==> flow/design.v <==
module adc128spiController (
input  wire        clk_40MHz,
input  wire        nReset,
output reg         spi_cs_n,      
output reg         spi_sclk,      
output reg         spi_din,       
input  wire        spi_dout,      
output reg  [11:0] audio_left,
output reg  [11:0] audio_right,
output reg         audio_ready    
);
reg [2:0] clk_div;
wire sclk_tick = (clk_div == 3'd7);
always @(posedge clk_40MHz or negedge nReset) begin
	if (!nReset)
		clk_div <= 3'd0;
	else
		clk_div <= clk_div + 3'd1;  
end
localparam ST_IDLE  = 2'd0;
localparam ST_PREP  = 2'd1;  
localparam ST_SHIFT = 2'd2;  
reg [1:0]  state;
reg [7:0] ctrl;
reg [4:0] rise_count;
reg [11:0] shift_reg;
reg [11:0] sample_word;
reg [2:0] prev_channel;
reg [2:0] next_channel;
always @(posedge clk_40MHz or negedge nReset) begin
	if (!nReset) begin
		spi_cs_n     <= 1'b1;
		spi_sclk     <= 1'b0;
		spi_din      <= 1'b0;
		audio_left   <= 12'd0;
		audio_right  <= 12'd0;
		audio_ready  <= 1'b0;
		state        <= ST_IDLE;
		rise_count   <= 5'd0;
		shift_reg    <= 12'd0;
		sample_word  <= 12'd0;
		ctrl         <= 8'h00;
		prev_channel <= 3'd0;  
		next_channel <= 3'd0;  
	end else begin
		audio_ready <= 1'b0;  
		case (state)
			ST_IDLE: begin
				ctrl       <= {2'b00, next_channel, 3'b000};
				spi_cs_n   <= 1'b0;
				spi_sclk   <= 1'b0;
				spi_din    <= ctrl[7];
				rise_count <= 5'd0;
				shift_reg  <= 12'd0;
				state <= ST_PREP;
			end
			ST_PREP: begin
				if (sclk_tick) begin
					state <= ST_SHIFT;
				end
			end
			ST_SHIFT: begin
				if (sclk_tick) begin
					if (spi_sclk == 1'b0) begin
						if (rise_count >= 5'd4 && rise_count <= 5'd15) begin
							shift_reg <= {shift_reg[10:0], spi_dout};
							if (rise_count == 5'd15) begin
								sample_word <= {shift_reg[10:0], spi_dout};
							end
						end
						ctrl <= {ctrl[6:0], 1'b0};
						rise_count <= rise_count + 5'd1;
						if (rise_count == 5'd15) begin
							case (prev_channel)
								3'd0: audio_left  <= sample_word;  
								3'd1: audio_right <= sample_word;  
								default: ;  
							endcase
							if (prev_channel == 3'd1) begin
								audio_ready <= 1'b1;
							end
							prev_channel <= next_channel;
							next_channel <= (next_channel == 3'd0) ? 3'd1 : 3'd0;
							spi_cs_n <= 1'b1;
							spi_sclk <= 1'b0;
							state    <= ST_IDLE;
						end else begin
							spi_sclk <= 1'b1;
						end
					end else begin
						spi_din  <= ctrl[7];
						spi_sclk <= 1'b0;
					end
				end
			end
			default: state <= ST_IDLE;
		endcase
	end
end
endmodule
## Reports on adc128spiController

Tool output for the design above, in the order of the flow.
Line numbers count from 1 in the design file above.
Operators: Yosys type, input widths -> output width; for muxes data width and select width s.
Cell names lack the library's common part.
The mark -- stands for no value.

| set-up | value |
|---|---|
| design top | adc128spiController |
| clock input | clk_40MHz |
| cell library | sky130hd |
| library corner | tt_025C_1v80 |

## Elaborated design

Yosys after proc, flatten, opt, wreduce and memory -nomap, before mapping. Memory bits, and registers merged into a memory's read port (data or address), are not among the register bits. Print and check cells are not counted. Equal cells are merged and count once.

| storage and ports | value |
|---|---|
| register bits | 75 |
| output and inout port bits | 28 |

| cells by class | value |
|---|---|
| $add $sub $neg | 2 |
| magnitude comparators | 2 |
| equality and inequality tests | 11 |
| muxes and demuxes | 32 |
| bitwise gates (word level) | 1 |
| reduce/logical cells | 15 |

Operators by type and width:

| operator | number |
|---|---|
| $mux 11 | 3 |
| $pmux 11 s2 | 1 |
| $reduce_and 4->1 | 4 |
| $pmux 8 s2 | 1 |
| $mux 8 | 2 |
| $reduce_and 5->1 | 3 |
| $mux 1 | 14 |
| $ne 2x2->1 const B | 6 |
| $pmux 5 s2 | 1 |
| $mux 5 | 2 |
| $mux 2 | 4 |
| $logic_not 3->1 | 2 |
| $reduce_and 3->1 | 2 |
| $pmux 2 s3 | 1 |
| $pmux 1 s2 | 3 |
| $add 5x1->5 const B | 1 |
| $ge 5x3->1 const B | 1 |
| $le 5x4->1 const B | 1 |
| $eq 5x4->1 const B | 1 |
| $add 3x1->3 const B | 1 |
| $eq 3x1->1 const B | 1 |
| $eq 3x3->1 const B | 1 |
| $eq 2x1->1 const B | 1 |
| $eq 2x2->1 const B | 1 |
| $logic_not 2->1 | 1 |
| $reduce_and 2->1 | 1 |
| $reduce_bool 2->1 | 1 |
| $logic_and 1x1->1 | 1 |
| $not 1->1 | 1 |

## Logic depth

Longest topological path by Yosys (ltp), each cell counted once; first at word level (registers and memories cut), then after technology mapping (sequential cells cut; the memories' decode and read muxes count).

| depth | value |
|---|---|
| depth in word-level cells | 6 |
| ABC_AREA | 0 |
| gate-level depth with buffers | 8 |

## After synthesis

Source: synth_stat.txt of the flow (Yosys; design flattened, memories mapped). It holds for the ABC_AREA given above (unset counts as 0); a run with the other value may have another netlist.

| mapped netlist | value |
|---|---|
| standard cells after synthesis | 206 |
| cell area after synthesis | 0.0028202 mm² |
| sequential part of the area | 0.0017292 mm² |
| flip-flop cells | 69 |
| buffers | 8 |

Cells by type:

| cell type | number | area in all (µm²) |
|---|---|---|
| dfrtp_1 | 67 | 1.68E+03 |
| mux2_2 | 30 | 337.824 |
| mux2_4 | 10 | 150.144 |
| nand2_1 | 27 | 101.347 |
| ha_1 | 6 | 75.072 |
| a22o_1 | 8 | 70.067 |
| o21ai_0 | 14 | 70.067 |
| dfstp_2 | 2 | 52.55 |
| buf_6 | 2 | 22.522 |
| inv_1 | 6 | 22.522 |
| nor2_1 | 6 | 22.522 |
| a211oi_4 | 1 | 20.019 |
| nand3_4 | 1 | 17.517 |
| buf_4 | 2 | 15.014 |
| nand3b_1 | 2 | 15.014 |
| nand4_2 | 1 | 12.512 |
| and3_4 | 1 | 11.261 |
| a21oi_1 | 2 | 10.01 |

Other cell types: 15; their cells: 18.

## Timing after synthesis

OpenSTA on the mapped netlist: ideal clock, no wires. The path of least setup slack (recovery checks aside). Input and output delay are each 20% of the period. Register names are those of the netlist, which keeps one name where synthesis merged equal registers.

| timing path after synthesis | value |
|---|---|
| path type | reg2reg |
| start | register clk_div[0] |
| end | register sample_word[10] |
| clock period | 2410 ps |
| library setup time | 125 ps |
| launch time at the first pin | 0 ps |
| data arrival time | 1801 ps |
| required time | 2285 ps |
| slack | 484 ps |
| path delay | 1926 ps |
| stages on the path | 8 |
| path buffers | 1 |
| period reached after synthesis | 1926 ps |

"path delay" is the arrival time less input delay plus setup time.
"stages on the path" counts driving pins, that of a launching flip-flop among them; a cell with two outputs on the path counts twice.
"period reached after synthesis" is the clock period less the worst setup slack; recovery checks do not enter. This is arithmetic on one report: input and output delays are still those of the set period (20% each).
Between the ends stands the longest chain of elaborated cells between them, by number of cells; it is not shown to be the way that was timed. Of several equally long chains one is given.
Each line given opens the expression or statement behind the cell; cells for indexed reads and writes are added by Yosys, which also makes memories of some case tables.

| on the way, after synthesis | value |
|---|---|
| path through | dfrtp_1 -> ha_1 -> ha_1 -> and3b_2 -> nand3_4 -> a211oi_4 -> buf_6 -> mux2_4 |
| cells in the longest elaborated chain | 2 |

RTL lines, path after synthesis:

| item | RTL line | source |
|---|---|---|
| start, declared | 12 | `reg [2:0] clk_div;` |
| start, assigned | 16 | `clk_div <= 3'd0;` |
| start, assigned | 18 | `clk_div <= clk_div + 3'd1;` |
| $eq 3x3->1 | 13 | `wire sclk_tick = (clk_div == 3'd7);` |
| $reduce_and 5->1 | -- |  |
| end, assigned | 41 | `sample_word <= 12'd0;` |
| end, assigned | 68 | `sample_word <= {shift_reg[10:0], spi_dout};` |
| end, declared | 27 | `reg [11:0] sample_word;` |

## Path in the finished layout

From the final timing report of job 1: the path of least setup slack in the routed layout; clock arrival at registers is part of the times.
The report prints the path's times to 10 ps; the period is as set.

| timing path after layout | value |
|---|---|
| path type | reg2reg |
| start | register rise_count[0] |
| end | register sample_word[0] |
| clock period | 1990 ps |
| library setup time | 110 ps |
| launch time at the first pin | 340 ps |
| data arrival time | 2140 ps |
| required time | 2220 ps |
| slack | 80 ps |
| stages on the path | 8 |
| path buffers | 1 |

Between the ends stands the longest chain of elaborated cells between them, by number of cells; it is not shown to be the way that was timed. Of several equally long chains one is given.
A register here has more assigning lines than the two given.

| on the way, after layout | value |
|---|---|
| path through | dfrtp_1 -> ha_2 -> and3_4 -> ha_1 -> inv_1 -> a211oi_4 -> buf_6 -> mux2_2 |
| cells in the longest elaborated chain | 3 |

RTL lines, path after layout:

| item | RTL line | source |
|---|---|---|
| start, declared | 25 | `reg [4:0] rise_count;` |
| start, assigned | 39 | `rise_count <= 5'd0;` |
| start, assigned | 72 | `rise_count <= rise_count + 5'd1;` |
| $ge 5x3->1 | 65 | `if (rise_count >= 5'd4 && rise_count <= 5'd15) begin` |
| $logic_and 1x1->1 | 65 |  |
| $reduce_and 5->1 | -- |  |
| end, assigned | 41 | `sample_word <= 12'd0;` |
| end, assigned | 68 | `sample_word <= {shift_reg[10:0], spi_dout};` |
| end, declared | 27 | `reg [11:0] sample_word;` |

FLOW RESULTS
============

Record of 2 stored runs of the RTL-to-layout flow on adc128spiController, platform sky130hd. The runs are unordered. Constraints: input delay and output delay 20% of the set period each, output load 0.01 pF.
By "power consumption" is meant OpenSTA's value without simulated activity: inputs other than the clock are taken to toggle once in ten clock periods, and the tool carries that through the logic.

#### Job 1

| setting | value |
|---|---|
| period_ns | `1.99` |
| CAP_MARGIN | `20` |
| CORE_MARGIN | `2` |
| CORE_UTILIZATION | `40` |
| SLEW_MARGIN | `20` |

| result | value |
|---|---|
| post-route setup TNS | 0 ps |
| die size | 0.0077378 mm² |
| smallest setup slack | 77 ps |
| area of the synthesized netlist | 0.0028202 mm² |
| power consumption | 2.798 mW |
| final design utilization | 0.528 |

#### Job 2

| setting | value |
|---|---|
| period_ns | `3.51` |
| CORE_UTILIZATION | `65` |
| SETUP_SLACK_MARGIN | `0.21` |
| PLACE_DENSITY | `0.73` |
| CORE_MARGIN | `10` |
| CTS_CLUSTER_SIZE | `96` |
| SLEW_MARGIN | `20` |
| CAP_MARGIN | `20` |

| result | value |
|---|---|
| post-route setup TNS | 0 ps |
| die size | 0.0073737 mm² |
| smallest setup slack | 936 ps |
| area of the synthesized netlist | 0.0028202 mm² |
| power consumption | 1.464 mW |
| final design utilization | 0.821 |
