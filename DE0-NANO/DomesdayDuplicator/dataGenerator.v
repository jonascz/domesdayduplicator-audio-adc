==> flow/design.v <==
module dataGenerator (
	input nReset,
	input clock,
	input [9:0] adc_databus,
	input testModeFlag,
	input [11:0] audio_left_in,
	input [11:0] audio_right_in,
	input audio_ready,
	input [23:0] pcm_left_in,
	input [23:0] pcm_right_in,
	input pcm_ready,
	output [15:0] dataOut
);
reg [9:0] adcData;
reg [9:0] testData;
reg [47:0] sequenceCount;
reg [8:0] sample_in_frame;
reg [11:0] audio_left_latch;
reg [11:0] audio_right_latch;
reg [23:0] pcm_left_latch;
reg [23:0] pcm_right_latch;
reg [5:0] top_6_bits;
localparam [191:0] SYNC_PATTERN = 192'hDDDF20251015DDDF20251015DDDF20251016FEDCBA987654;
assign dataOut[15:10] = top_6_bits;
assign dataOut[9:0] = testModeFlag ? testData : adcData;
always @ (posedge clock, negedge nReset) begin
	if (!nReset) begin
		adcData <= 10'd0;
		testData <= 10'd0;
		sequenceCount <= 48'd0;
		sample_in_frame <= 9'd0;
		audio_left_latch <= 12'd0;
		audio_right_latch <= 12'd0;
		pcm_left_latch <= 24'd0;
		pcm_right_latch <= 24'd0;
		top_6_bits <= 6'd0;
	end else begin
		adcData <= adc_databus;
		if (testData == 10'd1021 - 1)
			testData <= 10'd0;
		else
			testData <= testData + 10'd1;
		if (audio_ready) begin
			audio_left_latch <= audio_left_in;
			audio_right_latch <= audio_right_in;
		end
		if (pcm_ready) begin
			pcm_left_latch <= pcm_left_in;
			pcm_right_latch <= pcm_right_in;
		end
        case (sample_in_frame)
            9'd0:  top_6_bits <= SYNC_PATTERN[5:0];
            9'd1:  top_6_bits <= SYNC_PATTERN[11:6];
            9'd2:  top_6_bits <= SYNC_PATTERN[17:12];
            9'd3:  top_6_bits <= SYNC_PATTERN[23:18];
            9'd4:  top_6_bits <= SYNC_PATTERN[29:24];
            9'd5:  top_6_bits <= SYNC_PATTERN[35:30];
            9'd6:  top_6_bits <= SYNC_PATTERN[41:36];
            9'd7:  top_6_bits <= SYNC_PATTERN[47:42];
            9'd8:  top_6_bits <= SYNC_PATTERN[53:48];
            9'd9:  top_6_bits <= SYNC_PATTERN[59:54];
            9'd10: top_6_bits <= SYNC_PATTERN[65:60];
            9'd11: top_6_bits <= SYNC_PATTERN[71:66];
            9'd12: top_6_bits <= SYNC_PATTERN[77:72];
            9'd13: top_6_bits <= SYNC_PATTERN[83:78];
            9'd14: top_6_bits <= SYNC_PATTERN[89:84];
            9'd15: top_6_bits <= SYNC_PATTERN[95:90];
            9'd16: top_6_bits <= SYNC_PATTERN[101:96];
            9'd17: top_6_bits <= SYNC_PATTERN[107:102];
            9'd18: top_6_bits <= SYNC_PATTERN[113:108];
            9'd19: top_6_bits <= SYNC_PATTERN[119:114];
            9'd20: top_6_bits <= SYNC_PATTERN[125:120];
            9'd21: top_6_bits <= SYNC_PATTERN[131:126];
            9'd22: top_6_bits <= SYNC_PATTERN[137:132];
            9'd23: top_6_bits <= SYNC_PATTERN[143:138];
            9'd24: top_6_bits <= SYNC_PATTERN[149:144];
            9'd25: top_6_bits <= SYNC_PATTERN[155:150];
            9'd26: top_6_bits <= SYNC_PATTERN[161:156];
            9'd27: top_6_bits <= SYNC_PATTERN[167:162];
            9'd28: top_6_bits <= SYNC_PATTERN[173:168];
            9'd29: top_6_bits <= SYNC_PATTERN[179:174];
            9'd30: top_6_bits <= SYNC_PATTERN[185:180];
            9'd31: top_6_bits <= SYNC_PATTERN[191:186];
            9'd32: top_6_bits <= audio_left_latch[11:6];
            9'd33: top_6_bits <= audio_left_latch[5:0];
            9'd34: top_6_bits <= audio_right_latch[11:6];
            9'd35: top_6_bits <= audio_right_latch[5:0];
            9'd36: top_6_bits <= 6'd0;
            9'd37: top_6_bits <= 6'd0;
            9'd38: top_6_bits <= pcm_left_latch[23:18];
            9'd39: top_6_bits <= pcm_left_latch[17:12];
            9'd40: top_6_bits <= pcm_left_latch[11:6];
            9'd41: top_6_bits <= pcm_left_latch[5:0];
            9'd42: top_6_bits <= pcm_right_latch[23:18];
            9'd43: top_6_bits <= pcm_right_latch[17:12];
            9'd44: top_6_bits <= pcm_right_latch[11:6];
            9'd45: top_6_bits <= pcm_right_latch[5:0];
            9'd46: top_6_bits <= 6'd0;
            9'd47: top_6_bits <= 6'd0;
            default: begin
                case ((sample_in_frame - 9'd48) % 9'd8)
                    9'd0: top_6_bits <= sequenceCount[5:0];
                    9'd1: top_6_bits <= sequenceCount[11:6];
                    9'd2: top_6_bits <= sequenceCount[17:12];
                    9'd3: top_6_bits <= sequenceCount[23:18];
                    9'd4: top_6_bits <= sequenceCount[29:24];
                    9'd5: top_6_bits <= sequenceCount[35:30];
                    9'd6: top_6_bits <= sequenceCount[41:36];
                    9'd7: top_6_bits <= sequenceCount[47:42];
                endcase
            end
        endcase
		if (sample_in_frame == 9'd511) begin
			sample_in_frame <= 9'd0;
		end else begin
			sample_in_frame <= sample_in_frame + 9'd1;
		end
		if (sample_in_frame >= 9'd48 && ((sample_in_frame - 9'd48) % 9'd8 == 9'd7)) begin
			sequenceCount <= sequenceCount + 48'd1;
		end
	end
end
endmodule
Tool chain data of dataGenerator --
The steps from the RTL of dataGenerator to its reports follow in flow order. Line numbers count from 1 in the design file above. Cell names lack the library's common part. A cell with n/a has no value.
Set-up: top dataGenerator, clock port clock, cell library sky130hd, timing corner tt_025C_1v80

After elaboration --
Counts by Yosys on the flattened word-level netlist (proc, flatten, opt, wreduce; memories kept). Register bits leave out memories and registers merged into their read ports (data or address). Print and check cells are left out. Cells with the same type and inputs are merged into one.
Storage and ports: bits in registers 155, bits of input ports 87, output and inout port bits 16, elaborated cells 87
Operators by class: add/sub/neg operators 4, magnitude comparators 1, eq/ne operators 56, mux-type cells 5, reduce/logical cells 12
Operator list (number):
- 6-bit case mux with 29-bit select | 1
- 9-bit by 5-bit equality test with 1-bit output with constant B | 16
- 9-bit by 6-bit equality test with 1-bit output with constant B | 16
- 9-bit by 4-bit equality test with 1-bit output with constant B | 8
- 48-bit by 1-bit adder with 48-bit output with constant B | 1
- 6-bit case mux with 8-bit select | 1
- 37-bit nonzero test | 1
- 9-bit by 3-bit equality test with 1-bit output with constant B | 4
- 10-bit 2-to-1 mux | 2
- 3-bit OR reduction | 6
- 9-bit by 2-bit equality test with 1-bit output with constant B | 2
- 9-bit logical NOT | 2
- 3-bit equality test with constant B | 4
- 10-bit by 1-bit adder with 10-bit output with constant B | 1
- 10-bit equality test with constant B | 1
- 9-bit by 1-bit adder with 9-bit output with constant B | 1
- 9-bit by 1-bit equality test with 1-bit output with constant B | 1
- 9-bit by 6-bit >= comparator with 1-bit output with constant B | 1
- 9-bit equality test with constant B | 1
- 9-bit 2-to-1 mux | 1
- 7-bit OR reduction | 1
- 3-bit by 2-bit equality test with 1-bit output with constant B | 2
- 3-bit by 1-bit subtractor with 3-bit output with constant B | 1
- 3-bit by 1-bit equality test with 1-bit output with constant B | 1
- 2-bit OR reduction | 1
- 1-bit logical AND | 1

Logic depth --
Yosys ltp: most cells in a row. Word level: on the elaborated netlist, between registers, memories and ports. Mapped: between sequential cells and ports; inverters and the memories' decode and read muxes count.
Depth: depth after elaboration 4, ABC_AREA 0, mapped depth 11, depth with buffers taken out 8

Netlist --
Yosys stat after the flow's synthesis: flattened, memories mapped to cells. It holds for the ABC_AREA given above (unset counts as 0); a run with the other value may have another netlist. Totals and module areas in this step are rounded.
Cells by type:
- dfrtp_1 | number 155, area in all 3878.72 um^2
- mux2_2 | number 94, area in all 1.06E+03 um^2
- xnor2_1 | number 42, area in all 367.853 um^2
- nand2_1 | number 51, area in all 191.434 um^2
- nand3_1 | number 32, area in all 160.154 um^2
- nor2_1 | number 40, area in all 150.144 um^2
- xor2_1 | number 17, area in all 148.893 um^2
- a222oi_1 | number 14, area in all 140.134 um^2
- ha_1 | number 10, area in all 125.12 um^2
- a21oi_1 | number 24, area in all 120.115 um^2
- nand4_1 | number 17, area in all 106.352 um^2
- a22oi_1 | number 13, area in all 97.594 um^2
- clkbuf_1 | number 23, area in all 86.333 um^2
- nor3_1 | number 13, area in all 65.062 um^2
- or3_1 | number 10, area in all 62.56 um^2
- buf_2 | number 12, area in all 60.058 um^2
- o21ai_0 | number 12, area in all 60.058 um^2
- and3_1 | number 8, area in all 50.048 um^2
Other cell types: 47; their cells: 105.
Mapped netlist: standard cells after synthesis 692, chip area (Yosys) 0.00778 mm^2, sequential area 0.00388 mm^2, flip-flop cells 155, buffer cells 41

Timing after synthesis --
OpenSTA on the mapped netlist: ideal clock, no wires. The path of least setup slack (recovery checks aside). Input and output delay are each 20% of the period. Register names are those of the netlist, which keeps one name where synthesis merged equal registers.
Path post-synthesis: path type reg2reg, start point register sample_in_frame[2], end point register top_6_bits[2], period 2570 ps, setup time 86 ps, time at the first pin 0 ps, data arrival time 2476 ps, data required time 2484 ps, setup slack 8 ps, delay of the path 2562 ps, driving pins on the path 12, path buffers 3, synthesis period reached 2562 ps
"delay of the path" is the arrival time less input delay plus setup time. "driving pins on the path": output pins that drive a net of the path, with the launching flip-flop's if there is one; two outputs of one cell count as two. "synthesis period reached" = period - worst setup slack (recovery checks aside). The figure is calculated, with input and output delays left at 20% of the set period. The rows between start and end are the longest chain of elaborated cells between them; the timing report does not say that the signal goes this way. Where chains are equally long, one stands for them. A line is the first line of the expression or statement that the cell stems from. Yosys adds cells for indexed reads and writes and turns some case tables into memories. At most two assigning lines are given for a register; there are more.
On the way, post-synthesis: cell sequence dfrtp_1 -> buf_2 -> buf_2 -> inv_1 -> clkbuf_1 -> ha_1 -> or3_1 -> nor3_2 -> and4b_1 -> a21oi_1 -> o22ai_1 -> a32oi_1, cells in the longest elaborated chain 4, elaborated cells on any way between the ends 68, those cells by class add/sub (1); eq/ne (54); mux (2); reduce/logical (11)
Ends and longest elaborated chain, post-synthesis:
- start, declared | line 17 | reg [8:0] sample_in_frame;
- start, assigned | line 31 | sample_in_frame <= 9'd0;
- start, assigned | line 116 | sample_in_frame <= sample_in_frame + 9'd1;
- 3-bit by 1-bit subtractor with 3-bit output | line 101 | case ((sample_in_frame - 9'd48) % 9'd8)
- 3-bit equality test | line 101
- 6-bit case mux with 8-bit select | line 101
- 6-bit case mux with 29-bit select | line 51 | case (sample_in_frame)
- end, assigned | line 52 | 9'd0:  top_6_bits <= SYNC_PATTERN[5:0];
- end, assigned | line 53 | 9'd1:  top_6_bits <= SYNC_PATTERN[11:6];
- end, declared | line 22 | reg [5:0] top_6_bits;

Timing after layout --
Path of least setup slack in the final report of run 1 (OpenROAD, finished layout, wires in). Where an end is a register, its clock arrival counts in the times. The report prints the path's times to 10 ps; the period is as set.
Path after layout: path type reg2reg, start point register sample_in_frame[1], end point register top_6_bits[0], period 2190 ps, setup time 80 ps, time at the first pin 420 ps, data arrival time 2570 ps, data required time 2530 ps, setup slack -50 ps, driving pins on the path 10, path buffers 1
The rows between start and end are the longest chain of elaborated cells between them; the timing report does not say that the signal goes this way. Where chains are equally long, one stands for them. At most two assigning lines are given for a register; there are more.
On the way, after layout: cell sequence dfrtp_1 -> inv_1 -> ha_2 -> nor2b_1 -> or4_4 -> a31oi_4 -> nor4_4 -> buf_6 -> and4bb_1 -> a31oi_1, cells in the longest elaborated chain 4, elaborated cells on any way between the ends 68, those cells by class add/sub (1); eq/ne (54); mux (2); reduce/logical (11)
Ends and longest elaborated chain, after layout:
- start, declared | line 17 | reg [8:0] sample_in_frame;
- start, assigned | line 31 | sample_in_frame <= 9'd0;
- start, assigned | line 116 | sample_in_frame <= sample_in_frame + 9'd1;
- 3-bit by 1-bit subtractor with 3-bit output | line 101 | case ((sample_in_frame - 9'd48) % 9'd8)
- 3-bit equality test | line 101
- 6-bit case mux with 8-bit select | line 101
- 6-bit case mux with 29-bit select | line 51 | case (sample_in_frame)
- end, assigned | line 52 | 9'd0:  top_6_bits <= SYNC_PATTERN[5:0];
- end, assigned | line 53 | 9'd1:  top_6_bits <= SYNC_PATTERN[11:6];
- end, declared | line 22 | reg [5:0] top_6_bits;

Hand-over note for dataGenerator

Record of 2 stored runs of the RTL-to-layout flow on dataGenerator, platform sky130hd. The runs are unordered. Constraints: input delay and output delay 20% of the set period each, output load 0.01 pF.
"period reached" means the clock period less the worst setup slack. The figure is calculated, with input and output delays left at 20% of the set period.
"time on the worst setup path": the worst setup path's part of the clock period (all of it between registers, 20% less for each end at a port) less its slack. A launch clock that arrives late makes it longer, a capture clock that arrives late makes it shorter.
"total power after layout" is the tool's figure for a default switching activity; nothing was simulated.
"time on the worst setup path" is given in steps of 10 ps.
The measured numbers are rounded.

* Run 1 | settings: period_ns 2.19; CORE_UTILIZATION 50; SETUP_SLACK_MARGIN 0.4; PLACE_DENSITY 0.61; ABC_AREA 0; CTS_CLUSTER_SIZE 65; CTS_CLUSTER_DIAMETER 219; MIN_ROUTING_LAYER met1; CAP_MARGIN 20; CORE_MARGIN 2; SLEW_MARGIN 20 | results: utilization after routing 71.0%; Yosys chip area after synthesis 0.00778 mm^2; worst setup slack after layout -47 ps; period reached 2237 ps; die area 0.0166 mm^2; standard-cell area after layout 0.0108 mm^2; time on the worst setup path 2240 ps; kind of the worst setup path reg2reg; total power after layout 6.46 mW
* Run 2 | settings: period_ns 3.52; CORE_UTILIZATION 45; SETUP_SLACK_MARGIN -0.22; CORE_MARGIN 6; CELL_PAD_IN_SITES_DETAIL_PLACEMENT 2; TNS_END_PERCENT 90; GPL_TIMING_DRIVEN 0; GPL_ROUTABILITY_DRIVEN 0; SLEW_MARGIN 5; MIN_ROUTING_LAYER met1; CAP_MARGIN 20 | results: utilization after routing 57.9%; Yosys chip area after synthesis 0.00778 mm^2; worst setup slack after layout -132 ps; period reached 3652 ps; die area 0.0206 mm^2; standard-cell area after layout 0.00967 mm^2; time on the worst setup path 3650 ps; kind of the worst setup path reg2reg; total power after layout 4.20 mW

End of note.
